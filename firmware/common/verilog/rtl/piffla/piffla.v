==> flow/design.v <==
`timescale 1 ns / 1 ps
module DownCounter (Clk, sys_rst, LoadN, CE, InitialVal, zero);
parameter BITS = 10;
input             Clk;
input             sys_rst;
input             LoadN;
input             CE;
input  [BITS-1:0] InitialVal;
output            zero;
reg [BITS:0] Ctr;
always @(posedge Clk or negedge sys_rst) begin: Ctr_gen_blk
    if (!sys_rst) 
        Ctr <= {BITS{1'b0}};
    else if (CE == 1'b1) begin
        if (LoadN == 1'b0)
            Ctr <= {1'b0, InitialVal};
        else
            Ctr <= Ctr - 1'd1;
    end
end
assign zero = (Ctr[BITS] == 1'b1);
endmodule 
module pif_flasher (
    output red  ,
    output green,
    output xclk,
    input sys_rst
)  ;
parameter SIM_OSC_STR = "2.08";  
parameter OSC_STR = 26.6
    -26.6 + SIM_OSC_STR
;
parameter OSC_RATE = (OSC_STR*(10**6));  
parameter TICK_RATE = 150;  
parameter B = 5;
parameter FREQ_DIV = OSC_RATE/TICK_RATE;  
parameter SIM_TICK_LEN = 8;  
parameter TICK_LEN = FREQ_DIV 
    - FREQ_DIV + SIM_TICK_LEN  
;
parameter SIM_CLEN = 4;
parameter CLEN = 32
    - 32 + SIM_CLEN            
;
wire [CLEN-1:0] DIV = TICK_LEN;
wire osc;
wire Tick;
wire LoadN;
wire [B-1:0] Delta;
wire [1:0] LedPhase;
reg LedOn;
reg R;
reg G;
reg [B:0] Accum;
reg [B+1:0] DeltaReg;
reg [B:0] Acc;
reg [B:0] Delt;
assign Delta = DeltaReg[B-1:0];
assign LedPhase = DeltaReg[B+1:B];
OSCH  #(.NOM_FREQ(OSC_STR)) 
i_OSCH (
      .STDBY   (1'b0),  
      .OSC     (osc ), 
      .SEDSTDBY(    )   
);
always @(posedge osc or negedge sys_rst) begin : DeltaReg_cnt_blk
    if (!sys_rst)
        DeltaReg <= 'd0;
    else if (Tick)
        DeltaReg <= DeltaReg + 1'd1;
end
always @(posedge osc or negedge sys_rst) begin : Accum_blk
    if (!sys_rst)  begin
        Accum <= {B{1'b0}};
        Acc   <= {B{1'b0}};
        Delt  <= {B{1'b0}};
    end
    else if (Tick)
        Accum <= {B{1'b0}};
    else begin
        Acc   <= {1'b0, Accum[B-1:0]};
        Delt  <= {1'b0, Delta       };
        Accum <= Acc + Delt;
    end
end
always @(posedge osc or negedge sys_rst) begin : LED_trigg_blk
    if (!sys_rst) begin
        LedOn <= 1'b0;
        R     <= 1'b0;
        G     <= 1'b0;
    end
    else begin
        LedOn <= (Accum[B] == 1'b1);
        R <= !(((LedPhase==0) & LedOn) | ((LedPhase==1) & !LedOn));
        G <= !(((LedPhase==2) & LedOn) | ((LedPhase==3) & !LedOn));
    end
end
assign red = R;
assign green = G;
assign xclk = osc;
assign LoadN = Tick ? 0 : 1;
DownCounter #(.BITS(CLEN)) i_DownCounter (
      .Clk       (osc    ),
      .sys_rst   (sys_rst),
      .LoadN     (LoadN  ),
      .CE        (1'b1   ),
      .InitialVal(DIV    ),
      .zero      (Tick   ) 
);
endmodule
---- Reports on DownCounter ----
The steps from the RTL of DownCounter to its reports follow in flow order.
Line numbers count from 1 in the design file above.
Library cell names are shortened.
The mark - stands for no value.
inputs
  top ..................................... DownCounter
  clock input ............................. Clk
  cell library ............................ sky130hd
  timing corner ........................... tt_025C_1v80

---- After elaboration ----
Yosys after proc, flatten, opt, wreduce and memory -nomap, before mapping. Enables and synchronous resets that opt folds into registers are not counted as muxes. Memory bits, and registers merged into a memory's read port (data or address), are not among the register bits. Print and check cells are not counted. Equal cells are merged and count once.
cells by class
  add/sub/neg operators ................... 1
  muxes and demuxes ....................... 1
operator list
  cell                                                 count
  subtractor 11 x 1 -> 11 bit (second input constant)  1
  2-to-1 mux 11 bit                                    1
word-level totals
  register bits after elaboration ......... 11
  input port bits ......................... 14
  output and inout port bits .............. 1
  cells after elaboration ................. 3

---- Longest topological paths ----
Depth = most cells in a row (Yosys ltp): at word level without a register or memory, in the mapped netlist without a sequential cell, where the memories' decode and read muxes count.
logic depth
  depth after elaboration ................. 2
  ABC_AREA ................................ 0
  mapped depth ............................ 6
  gate-level depth less buffers ........... 6

---- Netlist ----
Yosys stat after the flow's synthesis: flattened, memories mapped to cells. It holds for the ABC_AREA given above (unset counts as 0); a run with the other value may have another netlist.
synthesis totals
  mapped cells ............................ 77
  cell area after synthesis ............... 686.9 µm²
  flip-flops .............................. 11
  buffers ................................. 4
cells by type
  cell type  count  area in all (µm²)
  dfrtp_1    11     275.264
  a21oi_1    10     50.048
  mux2i_1    4      40.038
  o22ai_1    6      37.536
  nand2_1    9      33.782
  nor4_4     1      21.27
  o21ai_0    4      20.019
  and3_1     3      18.768
  clkbuf_1   4      15.014
  or4b_4     1      13.763
  ha_1       1      12.512
  nand2b_1   2      12.512
  nor2b_1    2      12.512
  nor3b_2    1      12.512
  inv_1      3      11.261
  nor2_1     3      11.261
  nand3_1    2      10.01
  nor3_2     1      10.01
Other cell types: 9; their cells: 9.

---- Worst setup path after synthesis ----
Source: OpenSTA report_checks on the synthesized netlist (no wires, ideal clock, input and output delay 20% of the period each), path of least setup slack; recovery checks are left aside. Register names are those of the netlist, which keeps one name where synthesis merged equal registers.
timing post-synthesis
  kind .................................... register to register
  start point ............................. reg Ctr[0]
  end point ............................... reg Ctr[10]
  period .................................. 1720 ps
  setup time .............................. 78 ps
  launch time at the first pin ............ 0 ps
  arrival ................................. 1588 ps
  required time ........................... 1642 ps
  path slack .............................. 53 ps
  path delay .............................. 1666 ps
  stages .................................. 7
  synthesis period reached ................ 1667 ps
"path delay" = arrival - input delay + setup time.
"stages": output pins that drive a net of the path, with the launching flip-flop's if there is one; two outputs of one cell count as two.
"synthesis period reached" = period - worst setup slack (recovery checks aside). The figure is calculated, with input and output delays left at 20% of the set period.
The rows between start and end are the longest chain of elaborated cells between them; the timing report does not say that the signal goes this way. Where chains are equally long, one stands for them.
A line is the first line of the expression or statement that the cell stems from. Yosys adds cells for indexed reads and writes and turns some case tables into memories.
A register here has more assigning lines than the two given.
between the ends, post-synthesis
  cells stage by stage .................... dfrtp_1 inv_1 ha_1 or4b_4 nor3b_2 mux2i_1 o2bb2ai_1
  cells in the longest elaborated chain ... 2
  elaborated cells on any way between the ends .. 2
  source lines of those cells ............. 2
RTL lines, path post-synthesis
  item                         line  source
  start, declared              10    reg [BITS:0] Ctr;
  start, assigned              16    Ctr <= {1'b0, InitialVal};
  start, assigned              18    Ctr <= Ctr - 1'd1;
  subtractor 11 x 1 -> 11 bit  18
  2-to-1 mux 11 bit            15    if (LoadN == 1'b0)
  end, assigned                16
  end, assigned                18
  end, declared                10

---- Worst path after layout ----
From the final timing report of entry A: the path of least setup slack in the routed layout; clock arrival at registers is part of the times.
The path's times are printed in steps of 10 ps; the period is the one set.
timing post-layout
  kind .................................... input to register
  start point ............................. in LoadN
  end point ............................... reg Ctr[9]
  period .................................. 2760 ps
  external input delay .................... 550 ps
  setup time .............................. 90 ps
  launch time at the first pin ............ 550 ps
  arrival ................................. 2050 ps
  required time ........................... 2940 ps
  path slack .............................. 890 ps
  stages .................................. 4
The rows between start and end are the longest chain of elaborated cells between them; the timing report does not say that the signal goes this way. Where chains are equally long, one stands for them.
A register here has more assigning lines than the two given.
between the ends, post-layout
  cells stage by stage .................... clkdlybuf4s50_1 and3_1 and3_1 a211oi_1
  cells in the longest elaborated chain ... 1
  elaborated cells on any way between the ends .. 1
  source lines of those cells ............. 1
RTL lines, path post-layout
  item               line  source
  start, declared    6     input             LoadN;
  2-to-1 mux 11 bit  15    if (LoadN == 1'b0)
  end, assigned      16    Ctr <= {1'b0, InitialVal};
  end, assigned      18    Ctr <= Ctr - 1'd1;
  end, declared      10    reg [BITS:0] Ctr;

## Implementation results

2 stored runs of DownCounter in the flow (synthesis by Yosys, layout by OpenROAD, sky130hd cells), in arbitrary order. Constraints: input delay and output delay 20% of the set period each, output load 0.01 pF.
By "time used up by the worst setup path" is meant the share of the clock period that the worst setup path is allowed (20% is reserved at inputs, 20% at outputs), minus its slack. Clock arrival times at its registers enter into it.
"total power of the final layout" rests on the timing tool's default activity at the inputs, not on a simulated workload.
"time used up by the worst setup path" is given in steps of 10 ps.

======== entry A ========
==> flow/run.sh <==
#!/bin/bash
# the make line also repeats the synthesis and layout settings of config.mk as NAME=value (left out here)
make -C /OpenROAD-flow-scripts/flow DESIGN_CONFIG=/design/flow/config.mk WORK_HOME=/design/flow/orfs CLKGATE_MAP_FILE= finish
==> flow/config.mk <==
export PLATFORM = sky130hd
export DESIGN_NAME = DownCounter
export DESIGN_NICKNAME = DownCounter
export VERILOG_FILES = /design/flow/design.v
export SDC_FILE = /design/flow/constraint.sdc
export NUM_CORES = 4
export LEC_CHECK = 0
export CAP_MARGIN = 20
export CORE_MARGIN = 2
export CORE_UTILIZATION = 40
export SLEW_MARGIN = 20
==> flow/constraint.sdc <==
create_clock -name core_clock -period 2.76 [get_ports {Clk}]
set_input_delay 0.5520 -clock core_clock [delete_from_list [all_inputs] [get_ports {Clk}]]
set_output_delay 0.5520 -clock core_clock [all_outputs]
set_load 0.01 [all_outputs]

-------- measured, entry A --------
  smallest setup slack .................... 894 ps
  final design utilization ................ 55.5 %
  synthesized cell area ................... 686.9 µm²
  total die area .......................... 2064.8 µm²
  total power of the final layout ......... 0.4455 mW
  time used up by the worst setup path .... 1310 ps
  worst setup path kind ................... input to register
  standard-cell area after layout ......... 865.8 µm²
  total negative slack on setup checks .... 0 ps

======== entry B ========
==> flow/run.sh <==
#!/bin/bash
# the make line also repeats the synthesis and layout settings of config.mk as NAME=value (left out here)
make -C /OpenROAD-flow-scripts/flow DESIGN_CONFIG=/design/flow/config.mk WORK_HOME=/design/flow/orfs CLKGATE_MAP_FILE= finish
==> flow/config.mk <==
export PLATFORM = sky130hd
export DESIGN_NAME = DownCounter
export DESIGN_NICKNAME = DownCounter
export VERILOG_FILES = /design/flow/design.v
export SDC_FILE = /design/flow/constraint.sdc
export NUM_CORES = 4
export LEC_CHECK = 0
export CAP_MARGIN = 25
export CELL_PAD_IN_SITES_DETAIL_PLACEMENT = 0
export CELL_PAD_IN_SITES_GLOBAL_PLACEMENT = 0
export CORE_ASPECT_RATIO = 0.87
export CORE_MARGIN = 2
export CORE_UTILIZATION = 16
export GPL_TIMING_DRIVEN = 0
export MAX_ROUTING_LAYER = met4
export MIN_ROUTING_LAYER = met1
export PLACE_DENSITY_LB_ADDON = 0.02
export SETUP_SLACK_MARGIN = 0.01
export SLEW_MARGIN = 20
==> flow/constraint.sdc <==
create_clock -name core_clock -period 1.4 [get_ports {Clk}]
set_input_delay 0.2800 -clock core_clock [delete_from_list [all_inputs] [get_ports {Clk}]]
set_output_delay 0.2800 -clock core_clock [all_outputs]
set_load 0.01 [all_outputs]

-------- measured, entry B --------
  final design utilization ................ 25.3 %
  standard-cell area after layout ......... 1059.8 µm²
  smallest setup slack .................... -319 ps
  synthesized cell area ................... 686.9 µm²
  total power of the final layout ......... 1.059 mW
  total negative slack on setup checks .... -1223 ps
  total die area .......................... 4834.5 µm²
  time used up by the worst setup path .... 1720 ps
  worst setup path kind ................... register to register
