==> flow/design.v <==
module pifctl (
    input                           xclk   ,
    input                           XI_PWr,           
    input      [15            :0] XI_PRWA,         
    input                           XI_PRdFinished,   
    input      [127         :0] XI_PRdSubA,      
    input      [6-1:0] XI_PD,           
    output reg [7               :0] XO,
    output reg [6-1:0] MiscReg,
    input                           sys_rst
);
reg [6-1:0] ScratchReg;
reg [6-1:0] MiscRegLocal;
always @(posedge xclk or negedge sys_rst) begin: reg_write_blk
    if (~sys_rst) begin
        ScratchReg   <= 6'h15;
        MiscRegLocal <= 6'd0;   
    end
    else if (XI_PWr) begin
        case(XI_PRWA)
            1: ScratchReg   <= XI_PD[6-1:0];   
            2   : MiscRegLocal <= XI_PD                    ;   
            default: ;
        endcase
    end
end
reg [32-1:0] subAddr;
reg [7               :0] IDscratch;
reg [7               :0] IDletter;
reg [7               :0] subOut;
reg [7               :0] regOut;
reg [7               :0] IdReadback;
always @(*) begin: wishbone_reg_readback_blk_1
    if (~sys_rst) begin
        IDscratch = 8'd0;
        IDletter  = 8'd0;
        subAddr   = 32'd0;
    end
    else begin
        IDscratch = {2'b01, ScratchReg                };
        IDletter  = {4'd6 , bus128_to_4bit_vector(XI_PRdSubA)};  
        subAddr   = XI_PRdSubA % 32;
    end
end
always @(*) begin: wishbone_reg_readback_blk_2
    if (~sys_rst) begin
        subOut = 8'd0;
    end
    else begin
        case (subAddr)
            0     : subOut = 8'h41;
            1: subOut = IDscratch;
            2   : subOut = {4'd5, bus6_to_4bit_vector(MiscRegLocal)};  
            default      : subOut = IDletter;
        endcase
    end
end
always @(*) begin: wishbone_reg_readback_blk_3
    if (~sys_rst)
        regOut = 8'd0;
    else if (XI_PRWA == 0)
        regOut = subOut;
    else
        regOut = 8'd0;
end
always @(posedge xclk or negedge sys_rst) begin: wishbone_reg_readback_blk_4  
    if (~sys_rst) begin
        IdReadback <= 8'd0;
        XO         <= 8'd0;
        MiscReg    <= 6'd0;
    end
    else begin
        IdReadback <= regOut      ;
        XO         <= IdReadback  ;
        MiscReg    <= MiscRegLocal;
    end
end
function [3:0] bus6_to_4bit_vector (input [6-1:0] arg);
    begin
        bus6_to_4bit_vector = arg % (2**4);       
    end
endfunction
function [3:0] bus128_to_4bit_vector (input [128:0] arg);
    begin
        bus128_to_4bit_vector = arg % (2**4);       
    end
endfunction
endmodule
---- Step by step through the tools: pifctl ----
What the tools print for pifctl, step after step.
Lines are those of the file above, counted from 1.
Operators carry their Yosys type and port widths (W data, S select, Z words).
A cell with -- has no value.
design
  top ..................................... pifctl
  clock input ............................. xclk
  cell library ............................ sky130hd
  corner .................................. tt_025C_1v80

---- After elaboration ----
Yosys after proc, flatten, opt, wreduce and memory -nomap, before mapping. Enables and synchronous resets that opt folds into registers are not counted as muxes. Memory bits, and registers merged into a memory's read port (data or address), are not among the register bits. Print and check cells are not counted. Equal cells are merged and count once.
word-level totals
  output and inout bits ................... 14
  register bits after elaboration ......... 34
  input bits .............................. 154
  elaborated cells ........................ 17
operators by class
  eq/ne operators ......................... 4
  mux-type cells .......................... 4
  reductions and logical operators ........ 4
operators with widths
  operator               count
  $eq A32 B1 Y1 const B  1
  $eq A32 B2 Y1 const B  1
  $logic_not A32 Y1      1
  $pmux W6 S3            1
  $eq A16 B1 Y1 const B  1
  $eq A16 B2 Y1 const B  1
  $logic_not A16 Y1      1
  $mux W8                2
  $mux W5                1
  $reduce_and A2 Y1      2

---- Longest topological paths ----
Yosys ltp: most cells in a row. Word level: on the elaborated netlist, between registers, memories and ports. Mapped: between sequential cells and ports; inverters and the memories' decode and read muxes count.
logic depth
  depth after elaboration ................. 5
  ABC_AREA ................................ 0
  gate-level depth with buffers ........... 5
  gate-level depth less buffers ........... 4

---- Mapped cells and area ----
Yosys stat after the flow's synthesis: flattened, memories mapped to cells. It holds for the ABC_AREA given above (unset counts as 0); a run with the other value may have another netlist.
mapped netlist
  area of sequential cells ................ 804.5 µm²
  mapped cells ............................ 86
  flip-flop cells ......................... 32
  cell area after synthesis ............... 1,169.9 µm²
  buffer cells ............................ 2
cells by type
  cell type                 count  total area (µm²)
  sky130_fd_sc_hd__dfrtp_1  29     725.696
  sky130_fd_sc_hd__mux2_2   12     135.13
  sky130_fd_sc_hd__dfstp_2  3      78.826
  sky130_fd_sc_hd__a21oi_1  7      35.034
  sky130_fd_sc_hd__nand2_1  6      22.522
  sky130_fd_sc_hd__nor3_2   2      20.019
  sky130_fd_sc_hd__nor2_1   5      18.768
  sky130_fd_sc_hd__nor2b_1  3      18.768
  sky130_fd_sc_hd__nor4_1   3      18.768
  sky130_fd_sc_hd__a22o_1   2      17.517
  sky130_fd_sc_hd__o21ai_0  3      15.014
  sky130_fd_sc_hd__or4b_1   1      10.01
  sky130_fd_sc_hd__a21o_1   1      7.507
  sky130_fd_sc_hd__buf_4    1      7.507
  sky130_fd_sc_hd__inv_1    2      7.507
  sky130_fd_sc_hd__nand4_1  1      6.256
  sky130_fd_sc_hd__o22ai_1  1      6.256
  sky130_fd_sc_hd__or3_1    1      6.256
Other cell types: 3; their cells: 3.

---- Timing after synthesis ----
OpenSTA on the mapped netlist: ideal clock, no wires. The path of least setup slack (recovery checks aside). Input and output delay are each 20% of the period. Register names are those of the netlist, which keeps one name where synthesis merged equal registers.
path after synthesis
  path kind ............................... input-to-reg
  from .................................... in XI_PRWA[9]
  to ...................................... reg MiscRegLocal[0]
  period .................................. 2.06 ns
  path delay .............................. 1.290 ns
  external input delay .................... 0.412 ns
  path slack .............................. 0.358 ns
  required time ........................... 1.935 ns
  arrival ................................. 1.577 ns
  path buffers ............................ 0
  library setup time ...................... 0.125 ns
  time at the first pin ................... 0.412 ns
  driving pins on the path ................ 4
  synthesis period reached ................ 1.702 ns
"path delay" = arrival - input delay + setup time.
"driving pins on the path" counts driving pins, that of a launching flip-flop among them; a cell with two outputs on the path counts twice.
"synthesis period reached" is the clock period less the worst setup slack; recovery checks do not enter. This is arithmetic on one report: input and output delays are still those of the set period (20% each).
The rows between start and end are the longest chain of elaborated cells between them; the timing report does not say that the signal goes this way. Where chains are equally long, one stands for them.
Each line given opens the expression or statement behind the cell; cells for indexed reads and writes are added by Yosys, which also makes memories of some case tables.
on the way, after synthesis
  cell sequence ........................... sky130_fd_sc_hd__nor4_1 -> sky130_fd_sc_hd__nand4_1 -> sky130_fd_sc_hd__nor3_2 -> sky130_fd_sc_hd__mux2_2
  cells in the longest elaborated chain ... 2
  elaborated cells between the ends (all ways) .. 2
  RTL lines with such cells ............... 1
  those cells by class .................... eq/ne: 1; reduce/logical: 1
ends and longest elaborated chain, after synthesis
  item               RTL line  source
  start, declared    4         input      [15            :0] XI_PRWA,
  $eq A16 B2 Y1      20        case(XI_PRWA)
  $reduce_and A2 Y1  --
  end, assigned      17        MiscRegLocal <= 6'd0;
  end, assigned      22        2   : MiscRegLocal <= XI_PD                    ;
  end, declared      13        reg [6-1:0] MiscRegLocal;

---- Path in the finished layout ----
Path of least setup slack in the final report of run B (OpenROAD, finished layout, wires in). Where an end is a register, its clock arrival counts in the times.
path post-layout
  path kind ............................... input-to-reg
  from .................................... in XI_PRWA[13]
  to ...................................... reg IdReadback[3]
  path buffers ............................ 1
  arrival ................................. 2.12 ns
  library setup time ...................... 0.07 ns
  time at the first pin ................... 0.38 ns
  period .................................. 1.89 ns
  path slack .............................. 0.01 ns
  external input delay .................... 0.38 ns
  driving pins on the path ................ 5
  required time ........................... 2.13 ns
The rows between start and end are the longest chain of elaborated cells between them; the timing report does not say that the signal goes this way. Where chains are equally long, one stands for them.
on the way, post-layout
  cell sequence ........................... sky130_fd_sc_hd__clkdlybuf4s50_1 -> sky130_fd_sc_hd__nor4_2 -> sky130_fd_sc_hd__nand4_1 -> sky130_fd_sc_hd__or4b_4 -> sky130_fd_sc_hd__nor2_1
  cells in the longest elaborated chain ... 3
  elaborated cells between the ends (all ways) .. 3
  RTL lines with such cells ............... 2
  those cells by class .................... mux: 2; reduce/logical: 1
ends and longest elaborated chain, post-layout
  item               RTL line  source
  start, declared    4         input      [15            :0] XI_PRWA,
  $logic_not A16 Y1  61        else if (XI_PRWA == 0)
  $mux W8            61
  $mux W8            59        if (~sys_rst)
  end, assigned      68        IdReadback <= 8'd0;
  end, assigned      73        IdReadback <= regOut      ;
  end, declared      32        reg [7               :0] IdReadback;

Memo
Re: implementation data of pifctl

Record of 2 stored runs of the RTL-to-layout flow on pifctl, platform sky130hd. The runs are unordered. Constraints: input delay and output delay 20% of the set period each, output load 0.01 pF.
By "period achieved" is meant the clock period of the run minus its worst setup slack. This is arithmetic on one report: input and output delays are still those of the set period (20% each).
"critical setup path time" is the time allowed to the run's worst setup path (the clock period less input and output delay, where it has them) less its slack. Clock arrival times count: a late capture clock shortens it, a late launch clock lengthens it.
"power" rests on the timing tool's default activity at the inputs, not on a simulated workload.

---- run A ----
settings
  period_ns = 2.87
  CORE_UTILIZATION = 41
  SETUP_SLACK_MARGIN = 0.66
  PLACE_DENSITY = 0.7
  CORE_MARGIN = 5
  CELL_PAD_IN_SITES_GLOBAL_PLACEMENT = 3
  CELL_PAD_IN_SITES_DETAIL_PLACEMENT = 0
  TNS_END_PERCENT = 100
  ABC_AREA = 1
  GPL_TIMING_DRIVEN = 1
  GPL_ROUTABILITY_DRIVEN = 1
  CTS_CLUSTER_DIAMETER = 198
  CAP_MARGIN = 10
  MIN_ROUTING_LAYER = met1
  MAX_ROUTING_LAYER = met4
  SLEW_MARGIN = 20
results
  incomplete, placement halted on GPL-0301

---- run B ----
settings
  period_ns = 1.89
  CORE_UTILIZATION = 54
  CAP_MARGIN = 20
  CORE_MARGIN = 2
  SLEW_MARGIN = 20
results
  mapped cell area after synthesis ........ 1,169.9 µm²
  area inside the die boundary ............ 2,554.8 µm²
  standard-cell area after routing ........ 1,766.7 µm²
  utilization ............................. 88.2%
  worst setup slack after layout .......... 0.014 ns
  worst-case hold slack ................... 0.364 ns
  power ................................... 0.00123 W
  period achieved ......................... 1.876 ns
  critical setup path time ................ 1.50 ns
  critical path kind ...................... input-to-reg
